==> flow/design.v <==
`timescale 1ns / 1ps
module kernel_FIFO(
    input reset,
    input clk,
    input [31:0] data_in,
    output reg [31:0] data_out,
    output reg ready
    );
    reg [31:0] FIFO [2:0];
    reg [2:0] wr_pt = 0;
    reg [2:0] rd_pt = 0;
    reg en;
    always @(posedge clk or negedge reset)
    begin
        if (!reset)
        begin
            wr_pt <= 0;
            rd_pt <= 0;
            data_out <= 0;
            ready <= 0;
            en <= 0;
        end
        else
        begin
            if (wr_pt < 3)
            begin
                FIFO[wr_pt] <= data_in;
                wr_pt <= wr_pt + 1;
                en <= 1;
            end
            if (en <= 1)
            begin
                data_out <= FIFO[rd_pt];
                ready <= 1;
                rd_pt <= rd_pt + 1;
            end
            if (rd_pt >= 2)
            begin
                rd_pt <= 0;
            end
        end
    end
endmodule
# Reports on kernel_FIFO
# The steps from the RTL of kernel_FIFO to its reports follow in flow order.
# Lines are those of the file above, counted from 1.
# Operators carry their Yosys type and port widths (W data, S select, Z words).
inputs:
  top_module: "kernel_FIFO"
  clk_port: "clk"
  lib: "sky130hd"
  lib_corner: "tt_025C_1v80"

# Elaborated design
# Yosys after proc, flatten, opt, wreduce and memory -nomap, before mapping. Print and check cells are not counted. Equal cells are merged and count once.
word_totals:
  regBits: 136
  clocked_rd_ports_x_width: 0
  memories: 0
  romBits: 0
  mem_bits_rw: 0
  input_bits: 34
  wordCells: 26
  output_inout_bits: 33
  latchBits: 0
classes:
  eq_ne: 4
  logic: 0
  n_addsub: 2
  reduce_logical: 6
  n_mux: 3
  multipliers: 0
  div_mod_pow: 0
  shifts: 0
  cmp: 3
ops:
  columns: ["op", "n"]
  rows:
  - ["$pmux W32 S3", 1]
  - ["$reduce_and A3 Y1", 3]
  - ["$add A3 B1 Y3 const B", 2]
  - ["$mux W3", 2]
  - ["$eq A2 B1 Y1 const B", 2]
  - ["$eq A2 B2 Y1 const B", 2]
  - ["$logic_not A2 Y1", 2]
  - ["$ge A3 B2 Y1 const B", 1]
  - ["$lt A3 B2 Y1 const B", 1]
  - ["$reduce_bool A2 Y1", 1]
  - ["$le A1 B1 Y1 const B", 1]

# Longest topological paths
# Depth = most cells in a row (Yosys ltp): at word level without a register or memory, in the mapped netlist without a sequential cell, where the memories' decode and read muxes count.
depth:
  ltp_word: 3
  abc_area: 0
  depth_mapped: 6
  mapped_depth_nobuf: 4

# Mapped cells and area
# Yosys stat after the flow's synthesis: flattened, memories mapped to cells. It holds for the ABC_AREA given above (unset counts as 0); a run with the other value may have another netlist.
# Totals and module areas in this step are rounded.
by_type:
  columns: ["cell_type", "n", "type_area_um2"]
  rows:
  - ["sky130_fd_sc_hd__edfxtp_1", 96, 2.88E+03]
  - ["sky130_fd_sc_hd__dfrtp_1", 39, 975.936]
  - ["sky130_fd_sc_hd__a22oi_1", 32, 240.23]
  - ["sky130_fd_sc_hd__o21ai_1", 30, 150.144]
  - ["sky130_fd_sc_hd__nand2_1", 33, 123.869]
  - ["sky130_fd_sc_hd__ha_1", 7, 87.584]
  - ["sky130_fd_sc_hd__buf_6", 4, 45.043]
  - ["sky130_fd_sc_hd__buf_2", 7, 35.034]
  - ["sky130_fd_sc_hd__and4b_1", 3, 30.029]
  - ["sky130_fd_sc_hd__o21ai_0", 4, 20.019]
  - ["sky130_fd_sc_hd__inv_1", 5, 18.768]
  - ["sky130_fd_sc_hd__nor3b_1", 2, 15.014]
  - ["sky130_fd_sc_hd__nor3_1", 2, 10.01]
  - ["sky130_fd_sc_hd__a21o_1", 1, 7.507]
  - ["sky130_fd_sc_hd__buf_4", 1, 7.507]
  - ["sky130_fd_sc_hd__a21oi_1", 1, 5.005]
  - ["sky130_fd_sc_hd__clkbuf_1", 1, 3.754]
  - ["sky130_fd_sc_hd__conb_1", 1, 3.754]
mapped:
  sequential_area_um2: 3859
  yosys_area_um2: 4662
  mapped_cells: 269
  n_buf: 13
  ff_cells: 135

# Timing after synthesis
# Path of least setup slack by OpenSTA after synthesis, without wires, with an ideal clock, recovery checks aside; 20% of the period is set as input and as output delay. Where synthesis merged equal registers, the netlist keeps one of their names.
synth_timing:
  path_type: "input to register"
  start: "in reset"
  end: "reg FIFO[0][0]"
  t_arrival_ns: 1.519
  path_delay_ns: 1.269
  setup_time_ns: 0.392
  stages: 1
  input_delay_ns: 0.642
  path_slack_ns: 1.299
  t_first_pin_ns: 0.642
  t_required_ns: 2.818
  period_ns: 3.21
  path_buffers: 0
  synth_period_reached_ns: 1.911
# "path_delay_ns" = arrival - input delay + setup time.
# "stages": output pins that drive a net of the path, with the launching flip-flop's if there is one; two outputs of one cell count as two.
# "synth_period_reached_ns" = period - worst setup slack (recovery checks aside). The figure is calculated, with input and output delays left at 20% of the set period.
# Between the ends stands the longest chain of elaborated cells between them, by number of cells; it is not shown to be the way that was timed. Of several equally long chains one is given.
# Each line given opens the expression or statement behind the cell; cells for indexed reads and writes are added by Yosys, which also makes memories of some case tables.
synth_via:
  path_cell_list: "sky130_fd_sc_hd__and4b_1"
  elab_chain_len: 1
  cone_cells: 1
  cone_lines: 0
  classes_between: "1 x reduce/logical"
synth_lines:
  columns: ["element", "line", "text"]
  rows:
  - ["start, declared", 3, "input reset,"]
  - ["$reduce_and A3 Y1", null, null]
  - ["end, assigned", 27, "FIFO[wr_pt] <= data_in;"]
  - ["end, declared", 9, "reg [31:0] FIFO [2:0];"]

# Path in the finished layout
# From the final timing report of run B: the path of least setup slack in the routed layout; clock arrival at registers is part of the times.
layout_timing:
  path_type: "register to register"
  start: "reg wr_pt[0]"
  end: "reg FIFO[0][14]"
  path_slack_ns: 0.99
  t_arrival_ns: 1.94
  t_first_pin_ns: 0.40
  period_ns: 2.91
  stages: 4
  t_required_ns: 2.94
  setup_time_ns: 0.37
  path_buffers: 0
# Between the ends stands the longest chain of elaborated cells between them, by number of cells; it is not shown to be the way that was timed. Of several equally long chains one is given.
layout_via:
  path_cell_list: "sky130_fd_sc_hd__dfrtp_1 -> sky130_fd_sc_hd__inv_1 -> sky130_fd_sc_hd__ha_1 -> sky130_fd_sc_hd__and4b_2"
  elab_chain_len: 2
  cone_cells: 3
  cone_lines: 2
  classes_between: "1 x compare; 2 x reduce/logical"
layout_lines:
  columns: ["element", "line", "text"]
  rows:
  - ["start, declared", 10, "reg [2:0] wr_pt = 0;"]
  - ["start, assigned", 17, "wr_pt <= 0;"]
  - ["start, assigned", 28, "wr_pt <= wr_pt + 1;"]
  - ["$lt A3 B2 Y1", 25, "if (wr_pt < 3)"]
  - ["$reduce_and A3 Y1", null, null]
  - ["end, assigned", 27, "FIFO[wr_pt] <= data_in;"]
  - ["end, declared", 9, "reg [31:0] FIFO [2:0];"]

# Module kernel_FIFO, platform sky130hd: 2 stored runs of the flow (Yosys, OpenROAD) with differing settings, in no particular order. Input and output delays are each 20% of the period that was set; the output load is 0.01 pF.
# "worst_path_allowed_less_slack_ns" means the part of the period allowed to the worst setup path (the constraints hold back 20% at inputs and 20% at outputs) less its slack; where the path has registers, the arrival times of their clocks count too.
# "final_power_uw": no workload was simulated; the value follows from the tool's default switching activity.
# Values from the reports are rounded here.
runs:
  - name: "run A"
    settings:
      period_ns: 2.65
      CORE_UTILIZATION: 72
      SETUP_SLACK_MARGIN: 0.48
      PLACE_DENSITY_LB_ADDON: 0.1
      CORE_ASPECT_RATIO: 0.61
      CORE_MARGIN: 10
      TNS_END_PERCENT: 80
      ABC_AREA: 1
      GPL_TIMING_DRIVEN: 0
      CTS_CLUSTER_SIZE: 54
      MIN_ROUTING_LAYER: "met1"
      MAX_ROUTING_LAYER: "met5"
      CAP_MARGIN: 20
      SLEW_MARGIN: 20
    outcome: "unfinished; error DPL-0033 in routing"
  - name: "run B"
    settings:
      period_ns: 2.91
      CORE_UTILIZATION: 42
      PLACE_DENSITY_LB_ADDON: 0.08
      HOLD_SLACK_MARGIN: 0.27
      CORE_ASPECT_RATIO: 0.65
      CELL_PAD_IN_SITES_GLOBAL_PLACEMENT: 0
      CELL_PAD_IN_SITES_DETAIL_PLACEMENT: 0
      CTS_CLUSTER_DIAMETER: 70
      MAX_ROUTING_LAYER: "met4"
      CAP_MARGIN: 20
      CORE_MARGIN: 2
      SLEW_MARGIN: 20
    results:
      total_negative_slack_ns: 0.000
      synthesis_area_um2: 4662
      final_power_uw: 4170
      setup_ws_ns: 0.995
      stdcell_area_um2: 6023
      worst_path_allowed_less_slack_ns: 1.92
      critical_path_kind: "register to register"
      die_um2: 11980
